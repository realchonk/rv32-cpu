==> flow/design.v <==
module AlignedRAM(
	input [31:0] addr,
	inout [31:0] data,
	input [1:0] size,
	input rw, clk
);
parameter ADDR=32'h2000_0000;
parameter SIZE=256;
localparam REAL_SIZE = SIZE / 4;
reg [31:0] mem [REAL_SIZE-1:0];
reg [31:0] buffer;
wire enabled = (addr >= ADDR) && (addr < (ADDR + SIZE));
wire [31:0] internal_addr = (addr - ADDR) >> 2;
always@ (posedge clk)
begin
	if (enabled && rw)
	begin
		case (size)
		2'b11: mem[internal_addr] <= data;
		endcase
	end
end
always@ (posedge clk)
begin
	if (enabled && !rw)
	begin
		buffer = mem[internal_addr];
		case (size)
		2'b01: buffer = (buffer >> (addr[1:0] * 8)) & 32'hff;
		2'b10: buffer = (buffer >> (addr[1] ? 16 : 0)) & 32'hffff;
		endcase
	end
end
assign data = (enabled && !rw) ? buffer : 32'bz;
endmodule
---- Step by step through the tools: AlignedRAM ----
The steps from the RTL of AlignedRAM to its reports follow in flow order.
Line numbers count from 1 in the design file above.
Operators carry their Yosys type and port widths (W data, S select, Z words).
Cell names lack the library's common part.
The mark - stands for no value.
set-up
  top module .............................. AlignedRAM
  clock port .............................. clk
  standard-cell library ................... sky130hd
  corner .................................. tt_025C_1v80

---- Elaborated design ----
Counts by Yosys on the flattened word-level netlist (proc, flatten, opt, wreduce; memories kept). Register bits leave out memories and registers merged into their read ports (data or address); mux counts leave out enables and synchronous resets folded into registers. Print and check cells are left out. Cells with the same type and inputs are merged into one.
Yosys's memory passes give these memory sizes; they may raise the number of words (mostly to a power of two), join words into wider ones and drop unused or constant bits.
word-level totals
  flip-flop bits (word level) ............. 32
  latch bits .............................. 0
  memory bits (writable) .................. 2048
  memory bits (read-only) ................. 0
  clocked read ports x word width ......... 0
  memories ................................ 1
  input bits .............................. 36
  output and inout bits ................... 32
  word-level cells ........................ 23
memories
  memory  words  bits a word  read ports  write ports  RTL line  RTL
  mem     64     32           1           1            10        reg [31:0] mem [REAL_SIZE-1:0];
cells by class
  add/subtract/negate cells ............... 1
  multiply operators ...................... 0
  divide/modulo/power cells ............... 0
  magnitude comparators ................... 2
  eq/ne operators ......................... 3
  shift-type cells ........................ 2
  mux-type cells .......................... 9
  bitwise logic cells ..................... 0
  reductions and logical operators ........ 4
operator list
  cell                    count
  $mux W32                3
  $pmux W32 S2            1
  $ge A32 B30 Y1 const B  1
  $lt A32 B30 Y1 const B  1
  $shr A32 B5 Y16         1
  $shr A32 B5 Y8          1
  $mux W6                 2
  $sub A8 B1 Y8 const B   1
  $mux W5                 1
  $eq A2 B2 Y1 const B    2
  $logic_and A1 B1 Y1     3
  $eq A2 B1 Y1 const B    1
  $mux W1                 2
  $logic_not A1 Y1        1

---- Longest topological paths ----
Longest topological path by Yosys (ltp), each cell counted once; first at word level (registers and memories cut), then after technology mapping (sequential cells cut; the memories' decode and read muxes count).
depth
  depth after elaboration ................. 6
  ABC_AREA ................................ 0
  gate-level depth with buffers ........... 14
  depth with buffers taken out ............ 7

---- Synthesis result ----
Yosys stat after the flow's synthesis: flattened, memories mapped to cells. It holds for the ABC_AREA given above (unset counts as 0); a run with the other value may have another netlist.
synthesis totals
  cells in the netlist .................... 4286
  chip area (Yosys) ....................... 80365.8 um2
  sequential part of the area ............. 62459.9 um2
  flip-flop cells ......................... 2080
  buffers ................................. 301
cells by type
  cell      count  area in all (um2)
  edfxtp_1  2080   6.25E+04
  mux4_2    123    2.77E+03
  mux2i_1   219    2.19E+03
  a22oi_1   222    1.67E+03
  mux2_2    145    1.63E+03
  a221oi_1  160    1.4E+03
  buf_2     136    680.653
  a22o_1    57     499.229
  nor2_1    132    495.475
  a221o_1   48     480.461
  nand2_1   127    476.707
  buf_4     60     450.432
  a21oi_1   89     445.427
  o22ai_1   69     431.664
  o21ai_0   60     300.288
  buf_6     24     270.259
  a31oi_1   41     256.496
  clkbuf_1  68     255.245
Other cell types: 66; their cells: 426.

---- Timing after synthesis ----
Path of least setup slack by OpenSTA after synthesis, without wires, with an ideal clock, recovery checks aside; 20% of the period is set as input and as output delay. Where synthesis merged equal registers, the netlist keeps one of their names.
timing post-synthesis
  path type ............................... input port to flip-flop
  start ................................... input port addr[2]
  end ..................................... memory mem[10][0]
  period .................................. 5.56 ns
  input delay ............................. 1.112 ns
  setup time .............................. 0.421 ns
  time at the first pin ................... 1.112 ns
  arrival time ............................ 3.921 ns
  data required time ...................... 5.139 ns
  slack ................................... 1.218 ns
  delay of the path ....................... 3.230 ns
  stages .................................. 8
  buffers on the path ..................... 5
  period reached after synthesis .......... 4.342 ns
"delay of the path" = arrival - input delay + setup time.
"stages" counts driving pins, that of a launching flip-flop among them; a cell with two outputs on the path counts twice.
"period reached after synthesis" is the clock period less the worst setup slack; recovery checks do not enter. This is arithmetic on one report: input and output delays are still those of the set period (20% each).
Between the ends stands the longest chain of elaborated cells between them, by number of cells; it is not shown to be the way that was timed. Of several equally long chains one is given.
Each line given opens the expression or statement behind the cell; cells for indexed reads and writes are added by Yosys, which also makes memories of some case tables.
Only ways into the end's enable, where the timed path ends, are counted here.
on the way, post-synthesis
  path through ............................ buf_4 -> buf_6 -> nor3b_1 -> buf_2 -> buf_2 -> buf_1 -> nand2_1 -> nor2_1
  cells in the longest elaborated chain ... 4
  elaborated cells between the ends (all ways) .. 8
  source lines of those cells ............. 4
  classes of those cells .................. add/sub: 1; compare: 2; mux: 3; reduce/logical: 2
ends and longest elaborated chain, post-synthesis
  what                 RTL line  RTL
  start, declared      2         input [31:0] addr,
  $ge A32 B30 Y1       12        wire enabled = (addr >= ADDR) && (addr < (ADDR + SIZE));
  $logic_and A1 B1 Y1  12
  $logic_and A1 B1 Y1  16        if (enabled && rw)
  $mux W6              16
  end, declared        10        reg [31:0] mem [REAL_SIZE-1:0];

---- Timing after layout ----
From the final timing report of flow run 1: the path of least setup slack in the routed layout; clock arrival at registers is part of the times.
timing post-layout
  path type ............................... input port to flip-flop
  start ................................... input port addr[6]
  end ..................................... register (no name shown)
  period .................................. 4.51 ns
  input delay ............................. 0.90 ns
  setup time .............................. 0.18 ns
  time at the first pin ................... 0.90 ns
  arrival time ............................ 3.98 ns
  data required time ...................... 5.17 ns
  slack ................................... 1.19 ns
  stages .................................. 11
  buffers on the path ..................... 5
on the way, post-layout
  path through ............................ clkdlybuf4s50_1 -> buf_12 -> inv_1 -> buf_4 -> and3_1 -> buf_4 -> nand2_1 -> nor4b_2 -> buf_4 -> mux2_4 -> a211oi_1
ends and longest elaborated chain, post-layout
  what             RTL line  RTL
  start, declared  2         input [31:0] addr,
Chain of elaborated cells between the ends: none given.

# Flow runs of AlignedRAM

Record of 2 stored runs of the RTL-to-layout flow on AlignedRAM, platform sky130hd. The runs are unordered. Constraints: input delay and output delay 20% of the set period each, output load 0.01 pF.
"achieved clock period (ns)" means the clock period less the worst setup slack. The figure is calculated, with input and output delays left at 20% of the set period.
"worst setup path time (ns)": the worst setup path's part of the clock period (all of it between registers, 20% less for each end at a port) less its slack. A launch clock that arrives late makes it longer, a capture clock that arrives late makes it shorter.
"finish__power__total" rests on the timing tool's default activity at the inputs, not on a simulated workload.

Flow files of flow run 1
==> flow/run.sh <==
#!/bin/bash
# the make line also repeats the synthesis and layout settings of config.mk as NAME=value (left out here)
make -C /OpenROAD-flow-scripts/flow DESIGN_CONFIG=/design/flow/config.mk WORK_HOME=/design/flow/orfs CLKGATE_MAP_FILE= finish
==> flow/config.mk <==
export PLATFORM = sky130hd
export DESIGN_NAME = AlignedRAM
export DESIGN_NICKNAME = AlignedRAM
export VERILOG_FILES = /design/flow/design.v
export SDC_FILE = /design/flow/constraint.sdc
export NUM_CORES = 4
export LEC_CHECK = 0
export ABC_AREA = 0
export CAP_MARGIN = 20
export CORE_MARGIN = 9
export CORE_UTILIZATION = 50
export GPL_TIMING_DRIVEN = 1
export PLACE_DENSITY = 0.5
export SETUP_SLACK_MARGIN = 1.33
export SLEW_MARGIN = 20
export TNS_END_PERCENT = 100
==> flow/constraint.sdc <==
create_clock -name core_clock -period 4.51 [get_ports {clk}]
set_input_delay 0.9020 -clock core_clock [delete_from_list [all_inputs] [get_ports {clk}]]
set_output_delay 0.9020 -clock core_clock [all_outputs]
set_load 0.01 [all_outputs]

report of flow run 1
yosys chip area after synthesis (um^2): 80365.8
finish__design__die__area: 175490.0
finish__design__instance__area__stdcell: 94853.5
finish__timing__setup__ws: 1.191
finish__timing__setup__tns: 0.000
finish__power__total: 4.058e-02
achieved clock period (ns): 3.319
worst setup path time (ns): 2.42
worst setup path kind: input port to flip-flop

Flow files of flow run 2
==> flow/run.sh <==
#!/bin/bash
# the make line also repeats the synthesis and layout settings of config.mk as NAME=value (left out here)
make -C /OpenROAD-flow-scripts/flow DESIGN_CONFIG=/design/flow/config.mk WORK_HOME=/design/flow/orfs CLKGATE_MAP_FILE= finish
==> flow/config.mk <==
export PLATFORM = sky130hd
export DESIGN_NAME = AlignedRAM
export DESIGN_NICKNAME = AlignedRAM
export VERILOG_FILES = /design/flow/design.v
export SDC_FILE = /design/flow/constraint.sdc
export NUM_CORES = 4
export LEC_CHECK = 0
export CAP_MARGIN = 20
export CORE_MARGIN = 2
export CORE_UTILIZATION = 40
export SETUP_SLACK_MARGIN = 0.58
export SLEW_MARGIN = 20
==> flow/constraint.sdc <==
create_clock -name core_clock -period 4.02 [get_ports {clk}]
set_input_delay 0.8040 -clock core_clock [delete_from_list [all_inputs] [get_ports {clk}]]
set_output_delay 0.8040 -clock core_clock [all_outputs]
set_load 0.01 [all_outputs]

report of flow run 2
yosys chip area after synthesis (um^2): 80365.8
finish__design__die__area: 204516.0
finish__design__instance__area__stdcell: 97293.3
finish__timing__setup__ws: 0.628
finish__timing__setup__tns: 0.000
finish__power__total: 4.517e-02
achieved clock period (ns): 3.392
worst setup path time (ns): 2.59
worst setup path kind: input port to flip-flop
